==> flow/design.v <==
module debouncer(
    output reg button_out,
    input clk,
    input reset,
    input button_in
    );
    reg [15:0] count;
    reg button_tmp;
    always @(posedge clk) begin
        if (reset == 1) begin
            count <= 0;
            button_tmp <= 0;
            button_out <= 0;
        end else begin
            count <= count + 1;
            button_tmp <= button_in;
            if (count == 0) begin
                button_out <= button_tmp;
            end
        end
    end
endmodule
module ex3(
    output  reg mutant,
    output  reg super_mutant,
    input       A,
    input       G,
    input       C,
    input       T,
    input       reset,
    input       clk
    );
    localparam STATE_0 = 0;
    localparam STATE_1 = 1;
    localparam STATE_2 = 2;
    localparam STATE_3 = 3;
    localparam STATE_4 = 4;
    localparam STATE_5 = 5;
    localparam STATE_6 = 6;
    reg [2:0]   currentState;
    reg A_pressed;
    reg G_pressed;
    reg C_pressed;
    reg T_pressed;
    wire A_debounced;
    wire G_debounced;
    wire T_debounced;
    wire C_debounced;
    debouncer dbA(A_debounced, clk, reset, A);
    debouncer dbG(G_debounced, clk, reset, G);
    debouncer dbC(C_debounced, clk, reset, C);
    debouncer dbT(T_debounced, clk, reset, T);
    always @(posedge clk) begin
        if (reset) begin
            currentState <= STATE_0;
            mutant <= 0;
            super_mutant <= 0;
            A_pressed <= 0;
            G_pressed <= 0;
            C_pressed <= 0;
            T_pressed <= 0;
        end else begin
            case (currentState)
                STATE_0: begin
                    if (A_debounced) begin
                        if (!A_pressed) begin
                            currentState <= STATE_0;
                            A_pressed <= 1;
                        end
                    end else begin
                        A_pressed <= 0;
                    end
                    if (G_debounced) begin
                        if (!G_pressed) begin
                            currentState <= STATE_1;
                            G_pressed <= 1;
                        end
                    end else begin
                        G_pressed <= 0;
                    end
                    if (C_debounced) begin
                        if (!C_pressed) begin
                            currentState <= STATE_0;
                            C_pressed <= 1;
                        end
                    end else begin
                        C_pressed <= 0;
                    end
                    if (T_debounced) begin
                        if (!T_pressed) begin
                            currentState <= STATE_0;
                            T_pressed <= 1;
                        end
                    end else begin
                        T_pressed <= 0;
                    end
                end
                STATE_1: begin
                    if (A_debounced) begin
                        if (!A_pressed) begin
                            currentState <= STATE_0;
                            A_pressed <= 1;
                        end
                    end else begin
                        A_pressed <= 0;
                    end
                    if (G_debounced) begin
                        if (!G_pressed) begin
                            currentState <= STATE_2;
                            G_pressed <= 1;
                        end
                    end else begin
                        G_pressed <= 0;
                    end
                    if (C_debounced) begin
                        if (!C_pressed) begin
                            currentState <= STATE_0;
                            C_pressed <= 1;
                        end
                    end else begin
                        C_pressed <= 0;
                    end
                    if (T_debounced) begin
                        if (!T_pressed) begin
                            currentState <= STATE_0;
                            T_pressed <= 1;
                        end
                    end else begin
                        T_pressed <= 0;
                    end
                end
                STATE_2: begin
                    if (A_debounced) begin
                        if (!A_pressed) begin
                            currentState <= STATE_0;
                            A_pressed <= 1;
                        end
                    end else begin
                        A_pressed <= 0;
                    end
                    if (G_debounced) begin
                        if (!G_pressed) begin
                            currentState <= STATE_2;
                            G_pressed <= 1;
                        end
                    end else begin
                        G_pressed <= 0;
                    end
                    if (C_debounced) begin
                        if (!C_pressed) begin
                            currentState <= STATE_0;
                            C_pressed <= 1;
                        end
                    end else begin
                        C_pressed <= 0;
                    end
                    if (T_debounced) begin
                        if (!T_pressed) begin
                            currentState <= STATE_3;
                            T_pressed <= 1;
                        end
                    end else begin
                        T_pressed <= 0;
                    end
                end
                STATE_3: begin
                    if (A_debounced) begin
                        if (!A_pressed) begin
                            currentState <= STATE_0;
                            A_pressed <= 1;
                        end
                    end else begin
                        A_pressed <= 0;
                    end
                    if (G_debounced) begin
                        if (!G_pressed) begin
                            currentState <= STATE_1;
                            G_pressed <= 1;
                        end
                    end else begin
                        G_pressed <= 0;
                    end
                    if (C_debounced) begin
                        if (!C_pressed) begin
                            mutant <= 1;
                            currentState <= STATE_4;
                            C_pressed <= 1;
                        end
                    end else begin
                        C_pressed <= 0;
                    end
                    if (T_debounced) begin
                        if (!T_pressed) begin
                            currentState <= STATE_0;
                            T_pressed <= 1;
                        end
                    end else begin
                        T_pressed <= 0;
                    end
                end
                STATE_4: begin
                    if (A_debounced) begin
                        if (!A_pressed) begin
                            currentState <= STATE_5;
                            A_pressed <= 1;
                        end
                    end else begin
                        A_pressed <= 0;
                    end
                    if (G_debounced) begin
                        if (!G_pressed) begin
                            currentState <= STATE_1;
                            G_pressed <= 1;
                        end
                    end else begin
                        G_pressed <= 0;
                    end
                    if (C_debounced) begin
                        if (!C_pressed) begin
                            currentState <= STATE_0;
                            C_pressed <= 1;
                        end
                    end else begin
                        C_pressed <= 0;
                    end
                    if (T_debounced) begin
                        if (!T_pressed) begin
                            currentState <= STATE_0;
                            T_pressed <= 1;
                        end
                    end else begin
                        T_pressed <= 0;
                    end
                end
                STATE_5: begin
                    if (A_debounced) begin
                        if (!A_pressed) begin
                            currentState <= STATE_0;
                            A_pressed <= 1;
                        end
                    end else begin
                        A_pressed <= 0;
                    end
                    if (G_debounced) begin
                        if (!G_pressed) begin
                            super_mutant <= 1;
                            currentState <= STATE_6;
                            G_pressed <= 1;
                        end
                    end else begin
                        G_pressed <= 0;
                    end
                    if (C_debounced) begin
                        if (!C_pressed) begin
                            currentState <= STATE_0;
                            C_pressed <= 1;
                        end
                    end else begin
                        C_pressed <= 0;
                    end
                    if (T_debounced) begin
                        if (!T_pressed) begin
                            currentState <= STATE_0;
                            T_pressed <= 1;
                        end
                    end else begin
                        T_pressed <= 0;
                    end
                end
                STATE_6: begin
                end
            endcase
        end
    end
endmodule
# Tool chain data of ex3
# The steps from the RTL of ex3 to its reports follow in flow order.
# Lines are those of the file above, counted from 1.
# Operators carry their Yosys type and port widths (W data, S select, Z words).
# Cell names lack the library's common part.
# A cell with n/a has no value.
# setup
design	ex3
clock	clk
library	sky130hd
pvt_corner	tt_025C_1v80

# After elaboration
# Yosys after proc, flatten, opt, wreduce and memory -nomap, before mapping. Memory bits, and registers merged into a memory's read port (data or address), are not among the register bits. Print and check cells are not counted.
# bits
reg_bits	81
out_inout_bits	2
input_bits	6
wordCells	82
# op_classes
n_logic	2
addsub	4
mux	43
n_reduce_logical	9
equal	5
# op_table
op	count
$mux W3	34
$add A16 B1 Y16 const B	4
$logic_not A16 Y1	4
$pmux W3 S6	1
$mux W1	8
$eq A3 B2 Y1 const B	2
$eq A3 B3 Y1 const B	2
$reduce_and A3 Y1	2
$reduce_bool A6 Y1	1
$reduce_or A6 Y1	1
$eq A3 B1 Y1 const B	1
$logic_not A3 Y1	1
$not A1 Y1	2

# Longest topological paths
# Yosys ltp: most cells in a row. Word level: on the elaborated netlist, between registers, memories and ports. Mapped: between sequential cells and ports; inverters and the memories' decode and read muxes count.
# logic_depth
word_depth	9
abc_area	0
ltp_mapped	6
mapped_depth_nobuf	6

# After synthesis
# Source: synth_stat.txt of the flow (Yosys; design flattened, memories mapped). It holds for the ABC_AREA given above (unset counts as 0); a run with the other value may have another netlist.
# The area totals of this step are shown rounded.
# mapped
mapped_cells	410
seq_area_um2	1680
yosys_area_um2	3700
ffs	84
# by_type
cell_type	count
dfxtp_1	84
nor2_1	71
xnor2_1	27
xor2_1	19
nor4_1	18
nand3_1	22
nand4_1	17
ha_1	8
nor2b_1	16
mux2i_1	9
nor3_1	15
nand2_1	17
inv_1	16
a21oi_1	9
and4_1	5
or3_1	6
nor4b_1	4
buf_6	3
# Other cell types: 23; their cells: 44.
# By module: a second synthesis without flattening, with its own total; a netlist apart from the flattened one above.
# hier_totals
hier_cells	442
hier_area_um2	3940
# Rows give one instance, submodules left out.
# by_module
mod	n_cells	mod_seq_area_um2	n_inst	area_um2
debouncer	93	360	4	831
ex3	70	240	1	614

# Worst setup path after synthesis
# OpenSTA on the mapped netlist: ideal clock, no wires. The path of least setup slack (recovery checks aside). Input and output delay are each 20% of the period. Register names are those of the netlist, which keeps one name where synthesis merged equal registers.
# synth_path
kind	register to register
start	register currentState
end	register A_pressed
t_first_pin_ns	0.000
driving_pins	6
setup_slack_ns	0.202
clock_period_ns	1.74
path_delay_ns	1.539
t_arrival_ns	1.411
n_path_buf	1
t_required_ns	1.612
setup_ns	0.128
period_less_setup_slack_ns	1.538
# "path_delay_ns" = arrival - input delay + setup time.
# "driving_pins" counts driving pins, that of a launching flip-flop among them; a cell with two outputs on the path counts twice.
# "period_less_setup_slack_ns" is the clock period less the worst setup slack; recovery checks do not enter. This is arithmetic on one report: input and output delays are still those of the set period (20% each).
# An end named without its bit number is one bit of that signal or, where synthesis recoded a state register, one of its new flip-flops.
# The rows between start and end are the longest chain of elaborated cells between them; the timing report does not say that the signal goes this way. Where chains are equally long, one stands for them.
# A line is the first line of the expression or statement that the cell stems from. Yosys adds cells for indexed reads and writes and turns some case tables into memories.
# At most two assigning lines are given for a register; there are more.
# synth_between
path_cell_list	dfxtp_1 > or3_4 > or4_4 > buf_6 > mux2i_1 > nor2_1
elab_chain_cells	3
cells_between	9
lines_between	1
cone_classes	5 x eq/ne; 1 x mux; 3 x reduce/logical
# synth_rtl
item	line	rtl
start: declaration	40	reg [2:0]   currentState;
start: assignment	55	currentState <= STATE_0;
start: assignment	67	currentState <= STATE_0;
$eq A3 B3 Y1	63	case (currentState)
$reduce_or A6 Y1	n/a
$mux W1	63
end: assignment	58	A_pressed <= 0;
end: assignment	68	A_pressed <= 1;
end: declaration	41	reg A_pressed;

# Worst path after layout
# From the final timing report of stored run 1: the path of least setup slack in the routed layout; clock arrival at registers is part of the times.
# layout_path
kind	input to register
start	input port reset
end	register dbT.count[15]
clock_period_ns	2.19
t_first_pin_ns	0.44
t_required_ns	2.45
setup_slack_ns	0.49
n_path_buf	2
setup_ns	0.10
driving_pins	6
t_arrival_ns	1.95
# layout_between
path_cell_list	clkdlybuf4s50_1 > clkbuf_1 > inv_1 > nand2_1 > a21oi_1 > a31o_2
# layout_rtl
item	line	rtl
start: declaration	30	input       reset,
end: assignment	11	count <= 0;
end: assignment	15	count <= count + 1;
end: declaration	7	reg [15:0] count;
# No chain of elaborated cells between the ends is given.

# Design ex3 on sky130hd. What follows are 2 stored runs of the flow, each under its own settings; their order means nothing. The constraints put input and output delay at 20% of the set period each and load the outputs with 0.01 pF.
# "timing.achieved_period_ns" means the clock period less the worst setup slack. The figure is calculated, with input and output delays left at 20% of the set period.
# "critical_path_time_ns": the worst setup path's part of the clock period (all of it between registers, 20% less for each end at a port) less its slack. A launch clock that arrives late makes it longer, a capture clock that arrives late makes it shorter.
# By "total_power_w" is meant OpenSTA's value without simulated activity: inputs other than the clock are taken to toggle once in ten clock periods, and the tool carries that through the logic.
# The results are shown rounded.
# Settings: . = not set for that run.
stored run	period_ns	CORE_UTILIZATION	SETUP_SLACK_MARGIN	CORE_MARGIN	CELL_PAD_IN_SITES_DETAIL_PLACEMENT	GPL_TIMING_DRIVEN	GPL_ROUTABILITY_DRIVEN	CAP_MARGIN	SLEW_MARGIN	CORE_ASPECT_RATIO	TNS_END_PERCENT	ABC_AREA	CTS_CLUSTER_SIZE	MAX_ROUTING_LAYER	critical_path_time_ns	path_kind	final_die_area_um2	total_power_w	worstSetupSlack_ns	yosys_chip_area_um2	finalUtil_pct	holdWs_ns	timing.achieved_period_ns	stdcell_area_um2	timing.setup.tns_ns
stored run 1	2.19	64	0.09	7	0	0	0	0	20	.	.	.	.	.	1.26	input to register	8110	0.00279	0.491	3700	73.0	0.476	1.699	4050	0.000
stored run 2	1.71	47	0.18	6	.	0	1	10	20	0.64	45	1	77	met5	1.19	register to output	12600	0.00463	0.181	4720	57.9	0.431	1.529	5490	0.000
